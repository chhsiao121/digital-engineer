==> flow/design.v <==
module question2 (
    input clk,
    input rst_n,
    output reg [4:0] H_reg,
    output reg [5:0] M_reg,
    output reg [5:0] S_reg
);
    always @(posedge clk or negedge rst_n) begin
        if (!rst_n) S_reg <= 0;
        else if (S_reg == 6'd59) S_reg <= 0;
        else S_reg <= S_reg + 1;
    end
    always @(posedge clk or negedge rst_n) begin
        if (!rst_n) M_reg <= 0;
        else if (S_reg == 6'd59) begin
            if (M_reg == 6'd59) M_reg <= 0;
            else M_reg <= M_reg + 1;
        end
    end
    always @(posedge clk or negedge rst_n) begin
        if (!rst_n) H_reg <= 0;
        else if (S_reg == 6'd59 && M_reg == 6'd59) begin
            if (H_reg == 5'd23) H_reg <= 0;
            else H_reg <= H_reg + 1;
        end
    end
endmodule
# ---- Tool chain data of question2
# The steps from the RTL of question2 to its reports follow in flow order.
# Line numbers count from 1 in the design file above.
# Library cell names are shortened.
# Not given: --
dict set report inputs {
  design {question2}
  clk_port {clk}
  library {sky130hd}
  pvt_corner {tt_025C_1v80}
}

# ---- After elaboration
# Counts by Yosys on the flattened word-level netlist (proc, flatten, opt, wreduce; memories kept). Register bits leave out memories and registers merged into their read ports (data or address); mux counts leave out enables and synchronous resets folded into registers. Print and check cells are left out. Cells with the same type and inputs are merged into one.
dict set report bits {
  output_inout_bits 17
  inputBits 2
  reg_bits 17
}
dict set report classes {
  equal 3
  n_mux 3
  reduce_logical 1
  add_sub_neg 3
}
# op n
set ops {}
lappend ops {{6-bit by 1-bit adder with 6-bit output (second input constant)} 2}
lappend ops {{6-bit == test (second input constant)} 2}
lappend ops {{6-bit 2-to-1 mux} 2}
lappend ops {{5-bit by 1-bit adder with 5-bit output (second input constant)} 1}
lappend ops {{5-bit == test (second input constant)} 1}
lappend ops {{5-bit 2-to-1 mux} 1}
lappend ops {{1-bit logical AND} 1}

# ---- Logic depth
# Longest topological path by Yosys (ltp), each cell counted once; first at word level (registers and memories cut), then after technology mapping (sequential cells cut; the memories' decode and read muxes count).
dict set report logic_depth {
  ltp_word 2
  ABC_AREA 0
  ltp_mapped 6
  ltp_nobuf 5
}

# ---- After synthesis
# Yosys stat after the flow's synthesis: flattened, memories mapped to cells. It holds for the ABC_AREA given above (unset counts as 0); a run with the other value may have another netlist.
# Totals and module areas in this step are rounded.
# cell n
set by_type {}
lappend by_type {dfrtp_1 17}
lappend by_type {nand2_1 12}
lappend by_type {o21ai_0 9}
lappend by_type {ha_1 3}
lappend by_type {mux2_4 2}
lappend by_type {buf_6 2}
lappend by_type {mux2_2 2}
lappend by_type {xnor2_1 2}
lappend by_type {a21oi_1 3}
lappend by_type {nand3_1 3}
lappend by_type {nor2_1 4}
lappend by_type {o211ai_1 2}
lappend by_type {and4b_4 1}
lappend by_type {and3_1 2}
lappend by_type {nand4_1 2}
lappend by_type {nand4_2 1}
lappend by_type {and3_4 1}
lappend by_type {and4b_1 1}
# Not listed: further types 12, cells in them 12.
dict set report synth_totals {
  ff_cells 17
  cells 81
  sequential_area_um2 425
  buf_cells 3
  synth_area_um2 862
}

# ---- Path before layout
# Source: OpenSTA report_checks on the synthesized netlist (no wires, ideal clock, input and output delay 20% of the period each), path of least setup slack; recovery checks are left aside. Register names are those of the netlist, which keeps one name where synthesis merged equal registers.
dict set report synth_path {
  path_kind {reg2reg}
  startpoint {register M_reg[0]}
  endpoint {register H_reg[4]}
  arrival_ns 1.630
  path_delay_ns 1.755
  path_slack_ns 1.005
  tclk_ns 2.76
  path_stages 7
  t_first_pin_ns 0.000
  setup_ns 0.125
  synth_period_reached_ns 1.755
}
# "path_delay_ns" = arrival - input delay + setup time.
# "path_stages" counts driving pins, that of a launching flip-flop among them; a cell with two outputs on the path counts twice.
# "synth_period_reached_ns" is the clock period less the worst setup slack; recovery checks do not enter. This is arithmetic on one report: input and output delays are still those of the set period (20% each).
# The rows between start and end are the longest chain of elaborated cells between them; the timing report does not say that the signal goes this way. Where chains are equally long, one stands for them.
# Each line given opens the expression or statement behind the cell; cells for indexed reads and writes are added by Yosys, which also makes memories of some case tables.
# A register here has more assigning lines than the two given.
dict set report synth_between {
  cell_sequence {dfrtp_1 ha_1 and4b_4 and3_1 buf_6 and3_4 mux2_4}
  elab_chain_len 2
  cells_between 2
  classes_between {eq/ne: 1; reduce/logical: 1}
}
# item line
set synth_rtl {}
lappend synth_rtl {{from (decl)} 5} ;# output reg [5:0] M_reg,
lappend synth_rtl {{from (assign)} 14} ;# if (!rst_n) M_reg <= 0;
lappend synth_rtl {{from (assign)} 17} ;# else M_reg <= M_reg + 1;
lappend synth_rtl {{6-bit == test} 22} ;# else if (S_reg == 6'd59 && M_reg == 6'd59) begin
lappend synth_rtl {{1-bit logical AND} 22}
lappend synth_rtl {{to (assign)} 21} ;# if (!rst_n) H_reg <= 0;
lappend synth_rtl {{to (assign)} 24} ;# else H_reg <= H_reg + 1;
lappend synth_rtl {{to (decl)} 4} ;# output reg [4:0] H_reg,

# ---- Worst path after layout
# Path of least setup slack in the final report of record 1 (OpenROAD, finished layout, wires in). Where an end is a register, its clock arrival counts in the times.
dict set report layout_path {
  path_kind {reg2reg}
  startpoint {register M_reg[1]}
  endpoint {register H_reg[4]}
  path_slack_ns 0.00
  tclk_ns 1.8
  path_stages 6
  t_first_pin_ns 0.29
  setup_ns 0.11
  arrival_ns 1.98
}
# The rows between start and end are the longest chain of elaborated cells between them; the timing report does not say that the signal goes this way. Where chains are equally long, one stands for them.
# A register here has more assigning lines than the two given.
dict set report layout_between {
  cell_sequence {dfrtp_1 ha_1 and4b_4 and3_1 and3_4 mux2_4}
  elab_chain_len 2
  cells_between 2
  classes_between {eq/ne: 1; reduce/logical: 1}
}
# item line
set layout_rtl {}
lappend layout_rtl {{from (decl)} 5} ;# output reg [5:0] M_reg,
lappend layout_rtl {{from (assign)} 14} ;# if (!rst_n) M_reg <= 0;
lappend layout_rtl {{from (assign)} 17} ;# else M_reg <= M_reg + 1;
lappend layout_rtl {{6-bit == test} 22} ;# else if (S_reg == 6'd59 && M_reg == 6'd59) begin
lappend layout_rtl {{1-bit logical AND} 22}
lappend layout_rtl {{to (assign)} 21} ;# if (!rst_n) H_reg <= 0;
lappend layout_rtl {{to (assign)} 24} ;# else H_reg <= H_reg + 1;
lappend layout_rtl {{to (decl)} 4} ;# output reg [4:0] H_reg,

; Measured data: module question2, platform sky130hd, 2 stored runs of the flow under differing settings, order arbitrary. Input and output delays are each 20% of the period that was set; the output load is 0.01 pF.
; "timing.achieved_period_ns" = clock period - worst setup slack. The figure is calculated, with input and output delays left at 20% of the set period.
; "worst_path_allowed_less_slack_ns" is the time allowed to the run's worst setup path (the clock period less input and output delay, where it has them) less its slack. Clock arrival times count: a late capture clock shortens it, a late launch clock lengthens it.
; "power_mw" is the tool's figure for a default switching activity; nothing was simulated.
; Values from the reports are rounded here.

[record 1: settings]
period_ns = 1.8
CORE_UTILIZATION = 50
SETUP_SLACK_MARGIN = -0.17
CORE_ASPECT_RATIO = 0.61
ABC_AREA = 0
CAP_MARGIN = 40
MIN_ROUTING_LAYER = met2
MAX_ROUTING_LAYER = met5
CORE_MARGIN = 2
SLEW_MARGIN = 20
[record 1: results]
timing.achieved_period_ns = 1.796
worstSetupSlack_ns = 0.004
ys_area_um2 = 862
die_footprint_um2 = 2080
power_mw = 0.593
final_util_pct = 73.3
post_route_stdcell_area_um2 = 1150
setup_tns_ns = 0.000
worst_path_allowed_less_slack_ns = 1.80
critical_path_kind = reg2reg

[record 2: settings]
period_ns = 2.29
CORE_UTILIZATION = 45
PLACE_DENSITY_LB_ADDON = 0.23
CORE_ASPECT_RATIO = 1.31
CORE_MARGIN = 8
CELL_PAD_IN_SITES_DETAIL_PLACEMENT = 2
ABC_AREA = 1
GPL_TIMING_DRIVEN = 1
CTS_CLUSTER_SIZE = 77
CTS_CLUSTER_DIAMETER = 29
CAP_MARGIN = 5
SLEW_MARGIN = 20
MIN_ROUTING_LAYER = met1
[record 2: results]
outcome = unfinished; error DPL-0033 in placement
