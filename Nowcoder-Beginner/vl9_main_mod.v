==> flow/design.v <==
`timescale 1ns/1ns
module main_mod(
	input clk,
	input rst_n,
	input [7:0]a,
	input [7:0]b,
	input [7:0]c,
	output [7:0]d
);
	wire [7:0] u1_output;
	wire [7:0] u2_output;
	reg [7:0] delay_data;
	min_2 u1(
		.clk(clk),
		.rst_n(rst_n),
		.a(a),
		.b(b),
		.c(u1_output)
		);
	min_2 u2(
		.clk(clk),
		.rst_n(rst_n),
		.a(b),
		.b(c),
		.c(u2_output)
		);
	min_2 u3(
		.clk(clk),
		.rst_n(rst_n),
		.a(u1_output),
		.b(u2_output),
		.c(d)
		);
endmodule
module min_2(
	input clk,
	input rst_n,
	input [7:0]a,
	input [7:0]b,
	output reg [7:0]c
);
always@(posedge clk or negedge rst_n)begin
	if(!rst_n)c<=0;
	else begin
		c<= (a>b) ?b :a;
	end
end
endmodule
# Step by step through the tools: main_mod
# The steps from the RTL of main_mod to its reports follow in flow order.
# Lines are those of the file above, counted from 1.
# Operators carry their Yosys type and port widths (W data, S select, Z words).
# Cell names lack the library's common part.
# Not given: --
# setup
top_module	main_mod
clk_port	clk
lib	sky130hd
corner	tt_025C_1v80

# Word level
# Source: Yosys, flattened and elaborated, memories not mapped. Widths are those after wreduce; folded enables and synchronous resets count as part of the registers. Registers that Yosys merges into a memory's read port (data or address) are not register bits. Print and check cells do not count. Equal cells are merged and count once.
# bits
out_inout_bits	8
ff_bits	24
elab_cells	9
input_bits	26
# op_classes
compare	3
mux	3
# op_table
operator	count
$gt A8 B8 Y1	3
$mux W8	3

# Logic depth
# Yosys ltp: most cells in a row. Word level: on the elaborated netlist, between registers, memories and ports. Mapped: between sequential cells and ports; inverters and the memories' decode and read muxes count.
# logic_depth
ltp_word	2
ABC_AREA	1
ltp_mapped	12
mapped_depth_nobuf	12

# After synthesis
# Yosys stat after the flow's synthesis: flattened, memories mapped to cells. It holds for the ABC_AREA given above (unset counts as 0); a run with the other value may have another netlist.
# mapped
yosys_area_um2	1674.1
ffs	24
sequential_area_um2	600.6
mapped_cells	205
buf_cells	0
# by_type
cell	count	type_area_um2
dfrtp_1	24	600.576
ha_1	24	300.288
nand2_1	70	262.752
nand3_1	24	120.115
inv_1	31	116.362
nand2_4	6	67.565
nand4_4	3	63.811
nor2_4	3	33.782
a21oi_1	6	30.029
a21o_1	3	22.522
nand2_2	3	18.768
nor2_2	3	18.768
inv_2	3	11.261
nor2_1	2	7.507

# Worst setup path after synthesis
# Source: OpenSTA report_checks on the synthesized netlist (no wires, ideal clock, input and output delay 20% of the period each), path of least setup slack; recovery checks are left aside. Register names are those of the netlist, which keeps one name where synthesis merged equal registers.
# synth_timing
path_kind	input port to flip-flop
startpoint	in b[7]
endpoint	reg u1.c[0]
path_buffers	0
setup_ns	0.117
slack_ns	0.621
launch_ns	0.402
arrival_time_ns	1.272
input_delay_ns	0.402
period_ns	2.01
stages	9
delay_ns	0.987
required_time_ns	1.893
synth_period_reached_ns	1.389
# "delay_ns" = arrival - input delay + setup time.
# "stages": output pins that drive a net of the path, with the launching flip-flop's if there is one; two outputs of one cell count as two.
# "synth_period_reached_ns" is the clock period less the worst setup slack; recovery checks do not enter. This is arithmetic on one report: input and output delays are still those of the set period (20% each).
# The rows between start and end are the longest chain of elaborated cells between them; the timing report does not say that the signal goes this way. Where chains are equally long, one stands for them.
# Each line given opens the expression or statement behind the cell; cells for indexed reads and writes are added by Yosys, which also makes memories of some case tables.
# synth_between
path_cell_list	inv_1 > ha_1 > nand2_2 > nor2_4 > nand2_1 > nand2_4 > nand2_4 > nand2_1 > nand2_1
elab_chain_cells	2
cells_between	2
lines_between	1
cone_classes	compare (1); mux (1)
# synth_lines
element	line	text
start: declaration	6	input [7:0]b,
$gt A8 B8 Y1	45	c<= (a>b) ?b :a;
$mux W8	45
end: assignment	43	if(!rst_n)c<=0;
end: assignment	45
end: declaration	40	output reg [7:0]c

# Worst path after layout
# Path of least setup slack in the final report of run 1 (OpenROAD, finished layout, wires in). Where an end is a register, its clock arrival counts in the times.
# layout_timing
path_kind	input port to flip-flop
startpoint	in b[7]
endpoint	reg u1.c[4]
slack_ns	0.10
path_buffers	1
required_time_ns	2.15
period_ns	1.95
launch_ns	0.39
setup_ns	0.06
stages	9
arrival_time_ns	2.05
input_delay_ns	0.39
# The rows between start and end are the longest chain of elaborated cells between them; the timing report does not say that the signal goes this way. Where chains are equally long, one stands for them.
# layout_between
path_cell_list	clkdlybuf4s50_1 > inv_1 > ha_1 > a21o_1 > nor2_4 > nand2_4 > nand2_4 > nand2_1 > nand2_1
elab_chain_cells	2
cells_between	2
lines_between	1
cone_classes	compare (1); mux (1)
# layout_lines
element	line	text
start: declaration	6	input [7:0]b,
$gt A8 B8 Y1	45	c<= (a>b) ?b :a;
$mux W8	45
end: assignment	43	if(!rst_n)c<=0;
end: assignment	45
end: declaration	40	output reg [7:0]c

# Measured results for main_mod: 2 stored runs of the Yosys and OpenROAD flow on sky130hd. The settings differ; the order carries no meaning. The constraints put input and output delay at 20% of the set period each and load the outputs with 0.01 pF.
# "worstPathTime_ns" is the time allowed to the run's worst setup path (the clock period less input and output delay, where it has them) less its slack. Clock arrival times count: a late capture clock shortens it, a late launch clock lengthens it.
# "power.total_uw" rests on the timing tool's default activity at the inputs, not on a simulated workload.
# Among the settings, -- means not set for that run.
# A result given as -- is not shown for that run.
run	period_ns	CORE_UTILIZATION	PLACE_DENSITY	HOLD_SLACK_MARGIN	CELL_PAD_IN_SITES_GLOBAL_PLACEMENT	CELL_PAD_IN_SITES_DETAIL_PLACEMENT	TNS_END_PERCENT	ABC_AREA	GPL_ROUTABILITY_DRIVEN	CTS_CLUSTER_SIZE	CTS_CLUSTER_DIAMETER	CAP_MARGIN	MIN_ROUTING_LAYER	CORE_MARGIN	SLEW_MARGIN	PLACE_DENSITY_LB_ADDON	CORE_ASPECT_RATIO	GPL_TIMING_DRIVEN	MAX_ROUTING_LAYER	post_synth_area_um2	die_area_um2	finish.utilization_pct	setup_ws_ns	power.total_uw	worstPathTime_ns	critical_path_type
run 1	1.95	38	0.76	0.15	2	1	80	1	1	21	163	40	met1	2	20	--	--	--	--	1674.1	4952.6	53.1	0.103	1620	1.46	input port to flip-flop
run 2	1.35	62	--	--	1	--	--	--	1	--	360	25	met1	10	20	0.17	0.89	0	met4	--	--	--	--	--	--	--
# Run 2: did not finish, placement stopped with FLW-0024
